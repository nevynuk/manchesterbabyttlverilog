==> flow/design.v <==
module clock
#(
    parameter INPUT_CLOCK_FREQUENCY_MHZ = 50,        
    parameter OUTPUT_CLOCK_FREQUENCY_KHZ = 1         
)
(
    input wire clk_in,               
    input wire stop,                 
    input wire single_step,          
    input wire single_stepping,      
    output reg clk_out,              
    output reg microcode_clock       
);
    localparam integer DIVIDER = (INPUT_CLOCK_FREQUENCY_MHZ * 1000) / OUTPUT_CLOCK_FREQUENCY_KHZ;
    localparam integer HALF_DIVIDER = DIVIDER / 2;
    localparam integer MICRO_DIVIDER = DIVIDER / 10;
    localparam integer HALF_MICRO_DIVIDER = MICRO_DIVIDER / 2;
    reg [31:0] counter;
    reg [31:0] micro_counter;
    reg single_step_prev;
    wire single_step_edge;
    assign single_step_edge = single_step && !single_step_prev;
    initial
    begin
        clk_out = 1'b0;
        microcode_clock = 1'b0;
        counter = 0;
        micro_counter = 0;
        single_step_prev = 1'b0;
    end
    always @(posedge clk_in)
    begin
        single_step_prev <= single_step;
        if (micro_counter >= HALF_MICRO_DIVIDER - 1)
        begin
            micro_counter <= 0;
            microcode_clock <= ~microcode_clock;
        end
        else
        begin
            micro_counter <= micro_counter + 1;
        end
        if (stop)
        begin
            clk_out <= 1'b0;
            counter <= 0;
        end
        else if (!stop && single_stepping && single_step_edge)
        begin
            clk_out <= 1'b1;
            counter <= 0;
        end
        else if (!stop && single_stepping && !single_step_edge && clk_out)
        begin
            clk_out <= 1'b0;
            counter <= 0;
        end
        else if (!stop && !single_stepping)
        begin
            if (counter >= HALF_DIVIDER - 1)
            begin
                counter <= 0;
                clk_out <= ~clk_out;
            end
            else
            begin
                counter <= counter + 1;
            end
        end
    end
endmodule
From RTL to reports: clock. Tool output for the design above, in the order of the flow. Line numbers count from 1 in the design file above. Operators carry their Yosys type and port widths (W data, S select, Z words). Cell names lack the library's common part. The mark n/a stands for no value.

Design top: clock. Clock: clk_in. Standard-cell library: sky130hd. Timing corner: tt_025C_1v80.

Word-level counts. Yosys after proc, flatten, opt, wreduce and memory -nomap, before mapping. Memory bits, and registers merged into a memory's read port (data or address), are not among the register bits. Print and check cells are not counted. Equal cells are merged and count once.

Flip-flop bits (word level): 67. The figure for output and inout port bits is 2. For elaborated cells the number is 30.

Add/subtract/negate cells: 2. For magnitude comparators the number is 2. Under muxes and demuxes stands 5. The figure for bitwise logic cells is 2. Reductions and logical operators: 14.

Operators with widths (count): $add A32 B1 Y32 const B (2); $ge A32 B12 Y1 const B (1); $ge A32 B15 Y1 const B (1); $mux W32 (1); $logic_and A1 B1 Y1 (6); $reduce_bool A3 Y1 (2); $logic_not A1 Y1 (4); $mux W1 (4); $reduce_or A3 Y1 (1); $not A1 Y1 (2); $reduce_and A2 Y1 (1).

Longest topological paths. Depth = most cells in a row (Yosys ltp): at word level without a register or memory, in the mapped netlist without a sequential cell, where the memories' decode and read muxes count.

Under depth in word-level cells stands 7. The figure for ABC_AREA is 0. The figure for mapped depth is 6.

Netlist. Source: synth_stat.txt of the flow (Yosys; design flattened, memories mapped). It holds for the ABC_AREA given above (unset counts as 0); a run with the other value may have another netlist. The area totals of this step are shown rounded.

Cells by type: dfxtp_1 (count 66, area in all 1.32E+03 um^2); nor3_2 (count 22, area in all 220.211 um^2); xnor2_1 (count 17, area in all 148.893 um^2); nor3_1 (count 25, area in all 125.12 um^2); nand4_1 (count 14, area in all 87.584 um^2); nor4_1 (count 14, area in all 87.584 um^2); a211oi_2 (count 6, area in all 75.072 um^2); buf_6 (count 5, area in all 56.304 um^2); nand3_1 (count 10, area in all 50.048 um^2); a31oi_1 (count 7, area in all 43.792 um^2); xor2_1 (count 5, area in all 43.792 um^2); nor2_1 (count 11, area in all 41.29 um^2); inv_1 (count 10, area in all 37.536 um^2); nand2_1 (count 10, area in all 37.536 um^2); nand4b_1 (count 4, area in all 35.034 um^2); nor3_4 (count 2, area in all 32.531 um^2); edfxtp_1 (count 1, area in all 30.029 um^2); nand3b_1 (count 4, area in all 30.029 um^2).

Not listed: further types 31, cells in them 52.

The entry for cells in the netlist reads 285. Cell area after synthesis: 2940 um^2. For sequential part of the area the number is 1350 um^2. The entry for flip-flop cells reads 67. The entry for buffer cells reads 17.

Timing after synthesis. Source: OpenSTA report_checks on the synthesized netlist (no wires, ideal clock, input and output delay 20% of the period each), path of least setup slack; recovery checks are left aside. Register names are those of the netlist, which keeps one name where synthesis merged equal registers.

Kind: reg-to-reg. From: register counter[0]. To: register counter[14]. Clock period: 2.22 ns. For launch time at the first pin the number is 0.000 ns. The entry for arrival time reads 1.909 ns. The figure for slack is 0.232 ns. The figure for delay of the path is 1.988 ns. For stages the number is 7. For period reached after synthesis the number is 1.988 ns.

"delay of the path" is the arrival time less input delay plus setup time. "stages": output pins that drive a net of the path, with the launching flip-flop's if there is one; two outputs of one cell count as two. "period reached after synthesis" is the clock period less the worst setup slack; recovery checks do not enter. This is arithmetic on one report: input and output delays are still those of the set period (20% each). Between the ends stands the longest chain of elaborated cells between them, by number of cells; it is not shown to be the way that was timed. Of several equally long chains one is given. A line is the first line of the expression or statement that the cell stems from. Yosys adds cells for indexed reads and writes and turns some case tables into memories. At most two assigning lines are given for a register; there are more.

Cells stage by stage: dfxtp_1 ha_1 or3b_1 buf_2 nor4_1 nand4_1 a211oi_2. Length of the longest elaborated chain: 2. Elaborated cells between the ends (all ways): 3. The figure for RTL lines with such cells is 2. Those cells by class: 1 x add/sub; 1 x compare; 1 x mux.

Ends and longest elaborated chain, after synthesis: start: declaration (RTL line 18) `reg [31:0] counter;`; start: assignment (RTL line 46) `counter <= 0;`; start: assignment (RTL line 67) `counter <= counter + 1;`; $add A32 B1 Y32 (RTL line 67); $mux W32 (RTL line 60) `if (counter >= HALF_DIVIDER - 1)`; end: assignment (RTL line 62) `counter <= 0;`; end: assignment (RTL line 67); end: declaration (RTL line 18).

Timing after layout. Path of least setup slack in the final report of stored run 1 (OpenROAD, finished layout, wires in). Where an end is a register, its clock arrival counts in the times.

Kind: input-to-reg. From: input port single_stepping. To: register counter[14]. Clock period: 3.05 ns. External input delay: 0.61 ns. For launch time at the first pin the number is 0.61 ns. The entry for arrival time reads 2.70 ns. The figure for slack is 0.61 ns. For stages the number is 5.

Between the ends stands the longest chain of elaborated cells between them, by number of cells; it is not shown to be the way that was timed. Of several equally long chains one is given. At most two assigning lines are given for a register; there are more.

Cells stage by stage: clkdlybuf4s50_1 or3b_1 nor4_1 nand4_1 a211oi_2. Length of the longest elaborated chain: 4. Elaborated cells between the ends (all ways): 7. Those cells by class: 7 x reduce/logical.

Ends and longest elaborated chain, post-layout: start: declaration (RTL line 10) `input wire single_stepping,`; $logic_and A1 B1 Y1 (3 in a row) (RTL line 53) `else if (!stop && single_stepping && !single_step_edge && clk_out)`; $reduce_or A3 Y1; end: assignment (RTL line 51) `counter <= 0;`; end: assignment (RTL line 67) `counter <= counter + 1;`; end: declaration (RTL line 18) `reg [31:0] counter;`.

==> results <==
Below are 2 stored runs of the flow (Yosys, OpenROAD; platform sky130hd) on clock, each with its settings and what was measured, unordered. Constraints: input delay and output delay 20% of the set period each, output load 0.01 pF. By "achieved period" is meant the clock period of the run minus its worst setup slack. This is arithmetic on one report: input and output delays are still those of the set period (20% each). By "time of the worst setup path" is meant the share of the clock period that the worst setup path is allowed (20% is reserved at inputs, 20% at outputs), minus its slack. Clock arrival times at its registers enter into it. By "total design power" is meant OpenSTA's value without simulated activity: inputs other than the clock are taken to toggle once in ten clock periods, and the tool carries that through the logic. Values from the reports are rounded here.

Stored run 1 has these settings: period_ns 3.05; CORE_UTILIZATION 64; PLACE_DENSITY_LB_ADDON 0.14; CORE_ASPECT_RATIO 1.74; CORE_MARGIN 5; CTS_CLUSTER_DIAMETER 176; CAP_MARGIN 25; MAX_ROUTING_LAYER met5; SLEW_MARGIN 20. The achieved period stands at 2.438 ns. The total design power comes to 1770 µW. The standard-cell area after routing is 3270 um^2. The final utilization is 0.737. The time of the worst setup path is 1.83 ns. Worst setup path type: input-to-reg. The setup slack of the critical path stands at 0.612 ns. For the total negative slack the run shows 0.000 ns. The cell area after synthesis is 2940 um^2. The area of the die is 6090 um^2. For the worst-case hold slack the run shows 0.457 ns.

Stored run 2 has these settings: period_ns 1.57; CORE_UTILIZATION 29; SETUP_SLACK_MARGIN 0.09; TNS_END_PERCENT 70; ABC_AREA 0; CTS_CLUSTER_DIAMETER 81; CAP_MARGIN 20; SLEW_MARGIN 5; MIN_ROUTING_LAYER met1; CORE_MARGIN 2. The achieved period stands at 1.929 ns. The final utilization is 0.412. The cell area after synthesis is 2940 um^2. For the total negative slack the run shows -8.75 ns. The time of the worst setup path is 1.93 ns. Worst setup path type: reg-to-reg. The total design power comes to 3390 µW. For the worst-case hold slack the run shows 0.385 ns. The setup slack of the critical path stands at -0.359 ns. The standard-cell area after routing is 4050 um^2. The area of the die is 10900 um^2.
